==> flow/design.v <==
module receiver #(
    parameter clk_freq    = 100000000,
    parameter baud_rate   = 9600,
    parameter div_sample  = 4
)(
    input  wire       clk,
    input  wire       rst,
    input  wire       rxd,
    output reg [7:0]  rxddata, 
    output reg        rdone
);
    localparam div_counter = clk_freq / (baud_rate * div_sample);
    localparam mid_sample  = div_sample / 2;
    reg        state; 
    reg [3:0]  bit_count;
    reg [2:0]  sample_count;
    reg [15:0] baud_tick_cnt;
    reg [7:0]  rx_shift_reg; 
    always @(posedge clk) begin
        if (rst) begin
            state <= 0;
            baud_tick_cnt <= 0;
            sample_count <= 0;
            bit_count <= 0;
            rdone <= 0;
            rxddata <= 0;
            rx_shift_reg <= 0;
        end else begin
            rdone <= 0; 
            baud_tick_cnt <= baud_tick_cnt + 1;
            if (baud_tick_cnt >= div_counter - 1) begin
                baud_tick_cnt <= 0;
                case (state)
                    0: begin
                      if (!rxd) begin
                            state <= 1;
                            sample_count <= 0;
                            bit_count <= 0;
                        end
                    end
                    1: begin 
                        if (sample_count == div_sample - 1) begin
                            sample_count <= 0;
                            if (bit_count == 9) begin 
                                state <= 0;
                            end else begin
                                bit_count <= bit_count + 1;
                            end
                        end else begin
                            sample_count <= sample_count + 1;
                        end
                        if (sample_count == mid_sample) begin
                            if (bit_count >= 1 && bit_count <= 8) begin
                                rx_shift_reg <= {rxd, rx_shift_reg[7:1]};
                            end
                            if (bit_count == 8) begin
                                rxddata <= {rxd, rx_shift_reg[7:1]}; 
                                rdone <= 1;
                            end
                        end
                    end
                endcase
            end
        end
    end
endmodule
* Tool chain data of receiver
Tool output for the design above, in the order of the flow.
Lines are those of the file above, counted from 1.
Operators: Yosys type, input widths -> output width; for muxes data width and select width s.
A cell with -- has no value.
- Top :: receiver
- Clock :: clk
- Cell library :: sky130hd
- Timing corner :: tt_025C_1v80

* Word-level counts
Counts by Yosys on the flattened word-level netlist (proc, flatten, opt, wreduce; memories kept). Register bits leave out memories and registers merged into their read ports (data or address). Print and check cells are left out. Cells with the same type and inputs are merged into one.
- Add/subtract/negate cells :: 3
- $lt $le $gt $ge :: 3
- Eq/ne operators :: 7
- Multiplexer cells :: 12
- Bitwise gates (word level) :: 3
- Reductions and logical operators :: 7
** Operator list (count)
- $add 16x1->16 const B :: 1
- $ge 16x12->1 const B :: 1
- $reduce_and 4->1 :: 3
- $mux 4 :: 3
- $eq 4x4->1 const B :: 2
- $pmux 4 s2 :: 1
- $eq 3x2->1 const B :: 2
- $pmux 3 s2 :: 1
- $mux 3 :: 2
- $ne 2x2->1 const B :: 2
- $add 4x1->4 const B :: 1
- $ge 4x1->1 const B :: 1
- $le 4x4->1 const B :: 1
- $reduce_or 4->1 :: 1
- $mux 1 :: 4
- $not 1->1 :: 3
- $add 3x1->3 const B :: 1
- $ne 2x1->1 const B :: 1
- $reduce_and 2->1 :: 1
- $reduce_or 2->1 :: 1
- $pmux 1 s2 :: 1
- $logic_and 1x1->1 :: 1
- Register bits :: 41
- Bits of input ports :: 3
- Word-level cells :: 42

* Longest topological paths
Depth = most cells in a row (Yosys ltp): at word level without a register or memory, in the mapped netlist without a sequential cell, where the memories' decode and read muxes count.
- Depth after elaboration :: 4
- ABC_AREA :: 0
- Depth in mapped cells :: 7
- Mapped depth without buffers :: 6

* Synthesis result
Source: synth_stat.txt of the flow (Yosys; design flattened, memories mapped). It holds for the ABC_AREA given above (unset counts as 0); a run with the other value may have another netlist.
** Cell types
- sky130_fd_sc_hd__dfxtp_1 :: count 40, area in all 800.768 µm²
- sky130_fd_sc_hd__a21oi_1 :: count 24, area in all 120.115 µm²
- sky130_fd_sc_hd__ha_1 :: count 7, area in all 87.584 µm²
- sky130_fd_sc_hd__nand4_1 :: count 13, area in all 81.328 µm²
- sky130_fd_sc_hd__o31ai_1 :: count 9, area in all 67.565 µm²
- sky130_fd_sc_hd__nand3_1 :: count 13, area in all 65.062 µm²
- sky130_fd_sc_hd__o21ai_0 :: count 13, area in all 65.062 µm²
- sky130_fd_sc_hd__nor2_1 :: count 15, area in all 56.304 µm²
- sky130_fd_sc_hd__xor2_1 :: count 5, area in all 43.792 µm²
- sky130_fd_sc_hd__clkbuf_1 :: count 10, area in all 37.536 µm²
- sky130_fd_sc_hd__xnor2_1 :: count 4, area in all 35.034 µm²
- sky130_fd_sc_hd__buf_6 :: count 3, area in all 33.782 µm²
- sky130_fd_sc_hd__a2111oi_4 :: count 1, area in all 27.526 µm²
- sky130_fd_sc_hd__and3b_1 :: count 3, area in all 26.275 µm²
- sky130_fd_sc_hd__nor3_1 :: count 5, area in all 25.024 µm²
- sky130_fd_sc_hd__a2111o_1 :: count 2, area in all 22.522 µm²
- sky130_fd_sc_hd__nand3b_1 :: count 3, area in all 22.522 µm²
- sky130_fd_sc_hd__and3_1 :: count 3, area in all 18.768 µm²
Not listed: further types 24, cells in them 38.
- Cell count :: 211
- Chip area (Yosys) :: 1875.5 µm²
- Sequential area :: 800.8 µm²
- Mapped flip-flops :: 40
- Buffer cells :: 16

* Worst setup path after synthesis
OpenSTA on the mapped netlist: ideal clock, no wires. The path of least setup slack (recovery checks aside). Input and output delay are each 20% of the period. Register names are those of the netlist, which keeps one name where synthesis merged equal registers.
- Path type :: register to register
- Start :: register baud_tick_cnt[4]
- End :: register state
- Clock period :: 2.0 ns
- Setup time :: 0.127 ns
- Launch time at the first pin :: 0.000 ns
- Arrival :: 1.749 ns
- Required time :: 1.873 ns
- Slack :: 0.124 ns
- Delay of the path :: 1.876 ns
- Driving pins on the path :: 7
- Path buffers :: 2
- Synthesis period reached :: 1.876 ns
"delay of the path" = arrival - input delay + setup time.
"driving pins on the path" counts driving pins, that of a launching flip-flop among them; a cell with two outputs on the path counts twice.
"synthesis period reached" is the clock period less the worst setup slack; recovery checks do not enter. This is arithmetic on one report: input and output delays are still those of the set period (20% each).
The rows between start and end are the longest chain of elaborated cells between them; the timing report does not say that the signal goes this way. Where chains are equally long, one stands for them.
A line is the first line of the expression or statement that the cell stems from. Yosys adds cells for indexed reads and writes and turns some case tables into memories.
At most two assigning lines are given for a register; there are more.
- Path through :: sky130_fd_sc_hd__dfxtp_1 sky130_fd_sc_hd__buf_6 sky130_fd_sc_hd__a2111o_1 sky130_fd_sc_hd__a2111o_1 sky130_fd_sc_hd__clkbuf_1 sky130_fd_sc_hd__a31oi_1 sky130_fd_sc_hd__nor3_1
- Cells in the longest elaborated chain :: 1
- Elaborated cells between the ends (all ways) :: 1
- Source lines of those cells :: 1
- Those cells by class :: compare (1)
** RTL lines, path after synthesis
- start, declared :: line 17 : reg [15:0] baud_tick_cnt;
- start, assigned :: line 22 : baud_tick_cnt <= 0;
- start, assigned :: line 30 : baud_tick_cnt <= baud_tick_cnt + 1;
- $ge 16x12->1 :: line 31 : if (baud_tick_cnt >= div_counter - 1) begin
- end, assigned :: line 21 : state <= 0;
- end, assigned :: line 36 : state <= 1;
- end, declared :: line 14 : reg        state;

* Worst path after layout
Path of least setup slack in the final report of job 2 (OpenROAD, finished layout, wires in). Where an end is a register, its clock arrival counts in the times.
- Path type :: register to register
- Start :: register baud_tick_cnt[5]
- End :: register baud_tick_cnt[5]
- Clock period :: 1.8 ns
- Setup time :: 0.06 ns
- Launch time at the first pin :: 0.28 ns
- Arrival :: 2.06 ns
- Required time :: 2.02 ns
- Slack :: -0.04 ns
- Driving pins on the path :: 6
- Path buffers :: 1
The rows between start and end are the longest chain of elaborated cells between them; the timing report does not say that the signal goes this way. Where chains are equally long, one stands for them.
At most two assigning lines are given for a register; there are more.
- Path through :: sky130_fd_sc_hd__dfxtp_4 sky130_fd_sc_hd__a2111o_1 sky130_fd_sc_hd__a2111o_1 sky130_fd_sc_hd__a21o_1 sky130_fd_sc_hd__buf_6 sky130_fd_sc_hd__nor2_1
- Cells in the longest elaborated chain :: 2
- Elaborated cells between the ends (all ways) :: 3
- Source lines of those cells :: 2
- Those cells by class :: add/sub (1); compare (1); reduce/logical (1)
** RTL lines, path post-layout
- start, declared :: line 17 : reg [15:0] baud_tick_cnt;
- start, assigned :: line 22 : baud_tick_cnt <= 0;
- start, assigned :: line 30 : baud_tick_cnt <= baud_tick_cnt + 1;
- $ge 16x12->1 :: line 31 : if (baud_tick_cnt >= div_counter - 1) begin
- $reduce_or 2->1
- end, assigned :: line 30
- end, assigned :: line 32 : baud_tick_cnt <= 0;
- end, declared :: line 17

Add stored flow runs of receiver

Record of 2 stored runs of the RTL-to-layout flow on receiver, platform sky130hd. The runs are unordered. Constraints: input delay and output delay 20% of the set period each, output load 0.01 pF.
By "reached clock period" is meant the clock period of the run minus its worst setup slack. This is arithmetic on one report: input and output delays are still those of the set period (20% each).
"time of the worst setup path": the worst setup path's part of the clock period (all of it between registers, 20% less for each end at a port) less its slack. A launch clock that arrives late makes it longer, a capture clock that arrives late makes it shorter.
By "power" is meant OpenSTA's value without simulated activity: inputs other than the clock are taken to toggle once in ten clock periods, and the tool carries that through the logic.

* Job 1
** Files
==> flow/run.sh <==
#!/bin/bash
# the make line also repeats the synthesis and layout settings of config.mk as NAME=value (left out here)
make -C /OpenROAD-flow-scripts/flow DESIGN_CONFIG=/design/flow/config.mk WORK_HOME=/design/flow/orfs CLKGATE_MAP_FILE= finish
==> flow/config.mk <==
export PLATFORM = sky130hd
export DESIGN_NAME = receiver
export DESIGN_NICKNAME = receiver
export VERILOG_FILES = /design/flow/design.v
export SDC_FILE = /design/flow/constraint.sdc
export NUM_CORES = 4
export LEC_CHECK = 0
export CAP_MARGIN = 20
export CELL_PAD_IN_SITES_DETAIL_PLACEMENT = 1
export CORE_MARGIN = 5
export CORE_UTILIZATION = 53
export CTS_CLUSTER_DIAMETER = 149
export CTS_CLUSTER_SIZE = 38
export GPL_ROUTABILITY_DRIVEN = 0
export PLACE_DENSITY = 0.5
export SETUP_SLACK_MARGIN = 0.28
export SLEW_MARGIN = 20
==> flow/constraint.sdc <==
create_clock -name core_clock -period 1.74 [get_ports {clk}]
set_input_delay 0.3480 -clock core_clock [delete_from_list [all_inputs] [get_ports {clk}]]
set_output_delay 0.3480 -clock core_clock [all_outputs]
set_load 0.01 [all_outputs]
** Results
Not finished: routing ended with error DPL-0033.

* Job 2
** Files
==> flow/run.sh <==
#!/bin/bash
# the make line also repeats the synthesis and layout settings of config.mk as NAME=value (left out here)
make -C /OpenROAD-flow-scripts/flow DESIGN_CONFIG=/design/flow/config.mk WORK_HOME=/design/flow/orfs CLKGATE_MAP_FILE= finish
==> flow/config.mk <==
export PLATFORM = sky130hd
export DESIGN_NAME = receiver
export DESIGN_NICKNAME = receiver
export VERILOG_FILES = /design/flow/design.v
export SDC_FILE = /design/flow/constraint.sdc
export NUM_CORES = 4
export LEC_CHECK = 0
export CAP_MARGIN = 0
export CORE_MARGIN = 4
export CORE_UTILIZATION = 16
export GPL_ROUTABILITY_DRIVEN = 1
export GPL_TIMING_DRIVEN = 0
export MIN_ROUTING_LAYER = met2
export SLEW_MARGIN = 20
==> flow/constraint.sdc <==
create_clock -name core_clock -period 1.8 [get_ports {clk}]
set_input_delay 0.3600 -clock core_clock [delete_from_list [all_inputs] [get_ports {clk}]]
set_output_delay 0.3600 -clock core_clock [all_outputs]
set_load 0.01 [all_outputs]
** Results
- Die area :: 13518.7 µm²
- Post-route setup TNS :: -0.302 ns
- Worst setup slack after layout :: -0.038 ns
- Standard-cell area of the final layout :: 2658.8 µm²
- Cell area after synthesis :: 1875.5 µm²
- Post-layout utilization :: 0.232
- Reached clock period :: 1.838 ns
- Lowest hold slack :: 0.455 ns
- Power :: 1.917 mW
- Time of the worst setup path :: 1.84 ns
- Type of the worst setup path :: register to register
